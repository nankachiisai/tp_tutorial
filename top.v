==> flow/design.v <==
module top (
    CLK,
    RST_N,
    RED_N,
    GREEN_N,
    BLUE_N,
    U_TX,
    U_RX
);
    input CLK;
    input RST_N;
    output RED_N;
    output GREEN_N;
    output BLUE_N;
    output U_TX;
    input U_RX;
    wire R_o;
    wire G_o;
    wire B_o;
    reg start;
    wire waitflg;
    wire [7:0] rxtotx;
    wire recvd;
    PWM R(
        .CLK(CLK),
        .RST_N(RST_N),
        .step_i(8'hff),
        .wave_o(R_o)
    );
    PWM G(
        .CLK(CLK),
        .RST_N(RST_N),
        .step_i(8'hff),
        .wave_o(G_o)
    );
    PWM B(
        .CLK(CLK),
        .RST_N(RST_N),
        .step_i(8'h00),
        .wave_o(B_o)
    );
    UART_Tx ut(
        .CLK(CLK),
        .RST_N(RST_N),
        .data_i(rxtotx),
        .signal_o(U_TX),
        .start(start),
        .waitflg(waitflg)
    );
    UART_Rx rt(
        .CLK(CLK),
        .RST_N(RST_N),
        .signal_i(U_RX),
        .data_o(rxtotx),
        .received(recvd)
    );
    always @(posedge CLK or negedge RST_N) begin
        if (~RST_N) begin
            start <= 1'b0;
        end else if (~waitflg & recvd) begin
            start <= 1'b1;
        end else begin
            start <= 1'b0;
        end
    end
    assign RED_N = ~R_o;
    assign GREEN_N = ~G_o;
    assign BLUE_N = ~B_o;
endmodule
module PWM (
    CLK,
    RST_N,
    step_i,
    wave_o
);
    input CLK;
    input RST_N;
    input [7:0] step_i;
    output wave_o;
    reg [7:0] step;
    reg [7:0] counter;
    always @(posedge CLK or negedge RST_N) begin
        if (~RST_N) begin
            step <= 0;
        end else begin
            step <= step_i;
        end
    end
    assign wave_o = (counter < step) ? 1'b1 : 1'b0;
endmodule
module UART_Tx (
    CLK,
    RST_N,
    data_i,
    signal_o,
    start,
    waitflg
);
    input CLK;
    input RST_N;
    input [7:0] data_i;
    output signal_o;
    input start;
    output waitflg;
    reg state;
    reg [12:0] counter;
    reg [3:0] bits;
    reg waitflg_r;
    reg [9:0] shiftreg;
    wire en;
    parameter IDLE = 1'b0;
    parameter SEND = 1'b1;
    parameter boudrate = 2604;  
    always @(posedge CLK or negedge RST_N) begin
        if (~RST_N) begin
            state <= IDLE;
        end else if (start) begin
            state <= SEND;
        end else if (bits > 0 && (bits < 10 || bits == 10)) begin
            state <= SEND;
        end else begin
            state <= IDLE;
        end
    end
    always @(posedge CLK or negedge RST_N) begin
        if (~RST_N) begin
            counter <= 0;
        end else if (state == SEND) begin
            if (counter == boudrate) begin
                counter <= 0;
            end else begin
                counter <= counter + 1;
            end
        end
    end
    always @(posedge CLK or negedge RST_N) begin
        if (~RST_N) begin
            bits <= 0;
        end else if (start) begin
            bits <= 1;
        end else if (state == SEND) begin
            if (en) begin
                if (bits == 10) begin
                    bits <= 0;
                end else begin
                    bits <= bits + 1;
                end
            end else begin
                ;
            end
        end else begin
            bits <= 0;
        end
    end
    always @(posedge CLK or negedge RST_N) begin
        if (~RST_N) begin
            waitflg_r <= 1'b0;
        end else if (state == SEND) begin
            waitflg_r <= 1'b1;
        end else if (state == IDLE) begin
            waitflg_r <= 1'b0;
        end else begin
            waitflg_r <= 1'b0;
        end
    end
    always @(posedge CLK or negedge RST_N) begin
        if (~RST_N) begin
            shiftreg <= 10'h3ff;
        end else if (start) begin
            shiftreg <= {1'b1, data_i, 1'b0};
        end else if (en && state == SEND) begin
            shiftreg <= {1'b1, shiftreg[9:1]};
        end else if (state == SEND) begin
            ;
        end else begin
            shiftreg <= 10'h3ff;
        end
    end
    assign en = (counter == boudrate) ? 1'b1 : 1'b0;
    assign waitflg = waitflg_r;
    assign signal_o = shiftreg[0];
endmodule
module UART_Rx (
    CLK,
    RST_N,
    signal_i,
    data_o,
    received
);
    input CLK;
    input RST_N;
    input signal_i;
    output [7:0] data_o;
    output received;
    reg [1:0] state;
    reg [12:0] counter;
    reg [12:0] fetch_counter;
    reg fetch_counter2;
    reg [3:0] bits;
    reg [9:0] shiftreg;
    reg prevsig;
    wire en;
    wire fetch_en;
    parameter IDLE = 2'b00;
    parameter RECEIVE = 2'b01;
    parameter DONE = 2'b10;
    parameter boudrate = 2604;  
    always @(posedge CLK or negedge RST_N) begin
        if (~RST_N) begin
            state <= IDLE;
        end else if (state == IDLE && ~signal_i && prevsig) begin
            state <= RECEIVE;
        end else if (bits == 10) begin
            state <= DONE;
        end else if (state == DONE) begin
            state <= IDLE;
        end
    end
    always @(posedge CLK or negedge RST_N) begin
        if (~RST_N) begin
            counter <= 0;
        end else if (state == RECEIVE) begin
            if (counter == boudrate) begin
                counter <= 0;
            end else begin
                counter <= counter + 1;
            end
        end else begin
            counter <= 0;
        end
    end
    always @(posedge CLK or negedge RST_N) begin
        if (~RST_N) begin
            fetch_counter <= boudrate >> 1;
        end else if (state == RECEIVE) begin
            if (fetch_counter != 0) begin
                fetch_counter <= fetch_counter - 1;
            end else begin
                fetch_counter <= boudrate >> 1;
            end
        end else begin
            fetch_counter <= boudrate >> 1;
        end
    end
    always @(posedge CLK or negedge RST_N) begin
        if (~RST_N) begin
            fetch_counter2 <= 0;
        end else if (state == RECEIVE) begin
            if (fetch_counter == 0) begin
                fetch_counter2 <= fetch_counter2 + 1;
            end
        end else begin
            fetch_counter2 <= 0;
        end
    end
    always @(posedge CLK or negedge RST_N) begin
        if (~RST_N) begin
            bits <= 0;
        end else if (fetch_en) begin
            bits <= bits + 1;
        end else if (bits == 10) begin
            bits <= 0;
        end
    end
    always @(posedge CLK or negedge RST_N) begin
        if (~RST_N) begin
            shiftreg <= 10'h3ff;
        end else if (fetch_en) begin
            shiftreg <= {signal_i, shiftreg[9:1]};
        end else begin
            ;
        end
    end
    always @(posedge CLK or negedge RST_N) begin
        if (~RST_N) begin
            prevsig <= 1'b1;
        end else begin
            prevsig <= signal_i;
        end
    end
    assign en = (counter == boudrate) ? 1'b1 : 1'b0;
    assign fetch_en = ((fetch_counter == boudrate >> 1) & (fetch_counter2 == 1)) ? 1'b1 : 1'b0;
    assign data_o = shiftreg[8:1];
    assign received = (state == DONE) ? 1'b1 : 1'b0;
endmodule
# Step by step through the tools: top
# Tool output for the design above, in the order of the flow.
# Line numbers count from 1 in the design file above.
# Library cell names are shortened.
# The mark -- stands for no value.
dict set report design {
  top {top}
  clock {CLK}
  lib {sky130hd}
  lib_corner {tt_025C_1v80}
}

# Elaborated design
# Source: Yosys, flattened and elaborated, memories not mapped. Widths are those after wreduce. Registers that Yosys merges into a memory's read port (data or address) are not register bits. Print and check cells do not count. Equal cells are merged and count once.
dict set report bits {
  reg_bits 62
  elab_cells 76
}
dict set report op_classes {
  addsub 5
  cmp 5
  equal 9
  muxes 27
  n_logic 7
  reduce_and_logical 10
}
# cell n
set op_table {}
lappend op_table {{13-bit 2-to-1 mux} 3}
lappend op_table {{10-bit 2-to-1 mux} 3}
lappend op_table {{4-bit 2-to-1 mux} 6}
lappend op_table {{8-bit less-than comparator} 2}
lappend op_table {{13-bit by 1-bit adder with 13-bit output with constant B} 1}
lappend op_table {{13-bit by 1-bit subtractor with 13-bit output with constant B} 1}
lappend op_table {{13-bit by 11-bit equality test with 1-bit output with constant B} 1}
lappend op_table {{13-bit by 12-bit equality test with 1-bit output with constant B} 1}
lappend op_table {{13-bit zero test} 1}
lappend op_table {{13-bit nonzero test} 1}
lappend op_table {{1-bit 2-to-1 mux} 12}
lappend op_table {{4-bit by 1-bit adder with 4-bit output with constant B} 2}
lappend op_table {{4-bit equality test with constant B} 2}
lappend op_table {{8-bit by 1-bit less-than comparator with 1-bit output with constant B} 1}
lappend op_table {{3-bit inequality test with constant B} 2}
lappend op_table {{2-bit 2-to-1 mux} 3}
lappend op_table {{1-bit NOT} 5}
lappend op_table {{1-bit logical AND} 4}
lappend op_table {{4-bit by 1-bit greater-than comparator with 1-bit output with constant B} 1}
lappend op_table {{4-bit less-than comparator with constant B} 1}
lappend op_table {{3-bit nonzero test} 1}
lappend op_table {{1-bit AND} 2}
lappend op_table {{2-bit by 1-bit equality test with 1-bit output with constant B} 1}
lappend op_table {{2-bit equality test with constant B} 1}
lappend op_table {{2-bit inequality test with constant B} 1}
lappend op_table {{2-bit zero test} 1}
lappend op_table {{2-bit nonzero test} 1}
lappend op_table {{1-bit adder with constant B} 1}
lappend op_table {{1-bit logical OR} 1}

# Logic depth
# Longest topological path by Yosys (ltp), each cell counted once; first at word level (registers and memories cut), then after technology mapping (sequential cells cut; the memories' decode and read muxes count).
dict set report logic_depth {
  ltp_word 5
  ABC_AREA 0
  ltp_mapped 8
}

# Synthesis result
# The flow's flattened synthesis, as Yosys stat reports it; memories are mapped. The netlist is that of the ABC_AREA named above (0 if unset); the other value can give another one.
# Totals and module areas in this step are rounded.
dict set report synth_totals {
  stdcells 276
  yosys_area_um2 2880
  sequential_area_um2 1530
  ffs 60
}
# cell_type n
set types {}
lappend types {dfrtp_1 35}
lappend types {dfstp_2 25}
lappend types {nand2_1 40}
lappend types {xnor2_1 16}
lappend types {ha_1 7}
lappend types {o21ai_0 15}
lappend types {inv_1 17}
lappend types {nor2_1 17}
lappend types {a32oi_1 7}
lappend types {a21oi_1 10}
lappend types {nand3_1 8}
lappend types {buf_4 5}
lappend types {xor2_1 4}
lappend types {mux2_2 3}
lappend types {nor4_1 5}
lappend types {a21o_1 3}
lappend types {nor3b_1 3}
lappend types {or3_4 2}
# Other cell types: 32; their cells: 54.
# By module: a second synthesis without flattening, with its own total; a netlist apart from the flattened one above.
dict set report hier_totals {
  hier_cells 282
  hier_area_um2 3020
}
# Rows give one instance, submodules left out.
# mod n_inst n_cells mod_area_um2
set modules {}
lappend modules {UART_Rx 1 130 1520}
lappend modules {UART_Tx 1 139 1410}
lappend modules {top 1 7 57.6}
lappend modules {PWM 3 2 11.3}

# Timing after synthesis
# Path of least setup slack by OpenSTA after synthesis, without wires, with an ideal clock, recovery checks aside; 20% of the period is set as input and as output delay. Where synthesis merged equal registers, the netlist keeps one of their names.
dict set report synth_timing {
  path_type {register to register}
  start {register rt.fetch_counter[0]}
  end {register rt.fetch_counter[8]}
  period_ps 1780
  launch_ps 0
  arrival_ps 1622
  path_slack_ps 77
  path_delay_ps 1703
  driving_pins 7
  n_path_buf 0
  period_less_setup_slack_ps 1703
}
# "path_delay_ps" is the arrival time less input delay plus setup time.
# "driving_pins": output pins that drive a net of the path, with the launching flip-flop's if there is one; two outputs of one cell count as two.
# "period_less_setup_slack_ps" = period - worst setup slack (recovery checks aside). The figure is calculated, with input and output delays left at 20% of the set period.
# Between the ends stands the longest chain of elaborated cells between them, by number of cells; it is not shown to be the way that was timed. Of several equally long chains one is given.
# A line is the first line of the expression or statement that the cell stems from. Yosys adds cells for indexed reads and writes and turns some case tables into memories.
# At most two assigning lines are given for a register; there are more.
dict set report synth_via {
  cell_sequence {dfrtp_1 -> inv_1 -> ha_1 -> or3b_1 -> nor4b_1 -> xnor2_1 -> nand2_1}
  elab_chain_len 3
  cone_cells 4
  lines_between 3
  classes_between {add/sub (1); mux (2); reduce/logical (1)}
}
# element line
set synth_lines {}
lappend synth_lines {{start, declared} 197} ;# reg [12:0] fetch_counter;
lappend synth_lines {{start, assigned} 234} ;# fetch_counter <= boudrate >> 1;
lappend synth_lines {{start, assigned} 237} ;# fetch_counter <= fetch_counter - 1;
lappend synth_lines {{13-bit by 1-bit subtractor with 13-bit output} 237}
lappend synth_lines {{13-bit 2-to-1 mux} 236} ;# if (fetch_counter != 0) begin
lappend synth_lines {{13-bit 2-to-1 mux} 235} ;# end else if (state == RECEIVE) begin
lappend synth_lines {{end, assigned} 234}
lappend synth_lines {{end, assigned} 237}
lappend synth_lines {{end, declared} 197}

# Timing after layout
# From the final timing report of flow run 1: the path of least setup slack in the routed layout; clock arrival at registers is part of the times.
# The report prints the path's times to 10 ps; the period is as set.
dict set report layout_timing {
  path_type {register to register}
  start {register rt.fetch_counter[0]}
  end {register rt.fetch_counter[9]}
  period_ps 1760
  launch_ps 320
  arrival_ps 1920
  path_slack_ps 50
  driving_pins 6
  n_path_buf 1
}
# Between the ends stands the longest chain of elaborated cells between them, by number of cells; it is not shown to be the way that was timed. Of several equally long chains one is given.
# At most two assigning lines are given for a register; there are more.
dict set report layout_via {
  cell_sequence {dfrtp_1 -> buf_4 -> or4_4 -> nor4_4 -> xnor2_1 -> nor2_1}
  elab_chain_len 3
  cone_cells 4
  lines_between 3
  classes_between {add/sub (1); mux (2); reduce/logical (1)}
}
# element line
set layout_lines {}
lappend layout_lines {{start, declared} 197} ;# reg [12:0] fetch_counter;
lappend layout_lines {{start, assigned} 234} ;# fetch_counter <= boudrate >> 1;
lappend layout_lines {{start, assigned} 237} ;# fetch_counter <= fetch_counter - 1;
lappend layout_lines {{13-bit by 1-bit subtractor with 13-bit output} 237}
lappend layout_lines {{13-bit 2-to-1 mux} 236} ;# if (fetch_counter != 0) begin
lappend layout_lines {{13-bit 2-to-1 mux} 235} ;# end else if (state == RECEIVE) begin
lappend layout_lines {{end, assigned} 234}
lappend layout_lines {{end, assigned} 237}
lappend layout_lines {{end, declared} 197}

## Implementation results

Below are 2 stored runs of the flow (Yosys, OpenROAD; platform sky130hd) on top, each with its settings and what was measured, unordered. Constraints: input delay and output delay 20% of the set period each, output load 0.01 pF.
"timing.achieved_period_ps": clock period set for the run, less the worst setup slack. It is reckoned from that one timing run; input and output delays stay at 20% of the period that was set.
By "power_uw" is meant OpenSTA's value without simulated activity: inputs other than the clock are taken to toggle once in ten clock periods, and the tool carries that through the logic.
Values from the reports are rounded here.

[flow] flow run 1: files
==> flow/run.sh <==
#!/bin/bash
# the make line also repeats the synthesis and layout settings of config.mk as NAME=value (left out here)
make -C /OpenROAD-flow-scripts/flow DESIGN_CONFIG=/design/flow/config.mk WORK_HOME=/design/flow/orfs CLKGATE_MAP_FILE= finish
==> flow/config.mk <==
export PLATFORM = sky130hd
export DESIGN_NAME = top
export DESIGN_NICKNAME = top
export VERILOG_FILES = /design/flow/design.v
export SDC_FILE = /design/flow/constraint.sdc
export NUM_CORES = 4
export LEC_CHECK = 0
export CAP_MARGIN = 20
export CORE_MARGIN = 2
export CORE_UTILIZATION = 40
export SETUP_SLACK_MARGIN = 0.01
export SLEW_MARGIN = 20
==> flow/constraint.sdc <==
create_clock -name core_clock -period 1.76 [get_ports {CLK}]
set_input_delay 0.3520 -clock core_clock [delete_from_list [all_inputs] [get_ports {CLK}]]
set_output_delay 0.3520 -clock core_clock [all_outputs]
set_load 0.01 [all_outputs]

[flow] flow run 1: metrics
[metrics] synthesis_area_um2 = 2880
[metrics] timing.achieved_period_ps = 1710
[metrics] dieArea_um2 = 7890
[metrics] finish.utilization_pct = 49.8
[metrics] power_uw = 3540
[metrics] timing.setup.ws_ps = 50
[metrics] layout_stdcell_area_um2 = 3420

[flow] flow run 2: files
==> flow/run.sh <==
#!/bin/bash
# the make line also repeats the synthesis and layout settings of config.mk as NAME=value (left out here)
make -C /OpenROAD-flow-scripts/flow DESIGN_CONFIG=/design/flow/config.mk WORK_HOME=/design/flow/orfs CLKGATE_MAP_FILE= finish
==> flow/config.mk <==
export PLATFORM = sky130hd
export DESIGN_NAME = top
export DESIGN_NICKNAME = top
export VERILOG_FILES = /design/flow/design.v
export SDC_FILE = /design/flow/constraint.sdc
export NUM_CORES = 4
export LEC_CHECK = 0
export ABC_AREA = 1
export CAP_MARGIN = 20
export CELL_PAD_IN_SITES_DETAIL_PLACEMENT = 1
export CELL_PAD_IN_SITES_GLOBAL_PLACEMENT = 3
export CORE_MARGIN = 2
export CORE_UTILIZATION = 62
export CTS_CLUSTER_SIZE = 69
export GPL_ROUTABILITY_DRIVEN = 1
export GPL_TIMING_DRIVEN = 0
export MAX_ROUTING_LAYER = met4
export PLACE_DENSITY = 0.55
export SLEW_MARGIN = 20
export TNS_END_PERCENT = 65
==> flow/constraint.sdc <==
create_clock -name core_clock -period 2.32 [get_ports {CLK}]
set_input_delay 0.4640 -clock core_clock [delete_from_list [all_inputs] [get_ports {CLK}]]
set_output_delay 0.4640 -clock core_clock [all_outputs]
set_load 0.01 [all_outputs]

[flow] flow run 2: unfinished; error GPL-0301 in placement
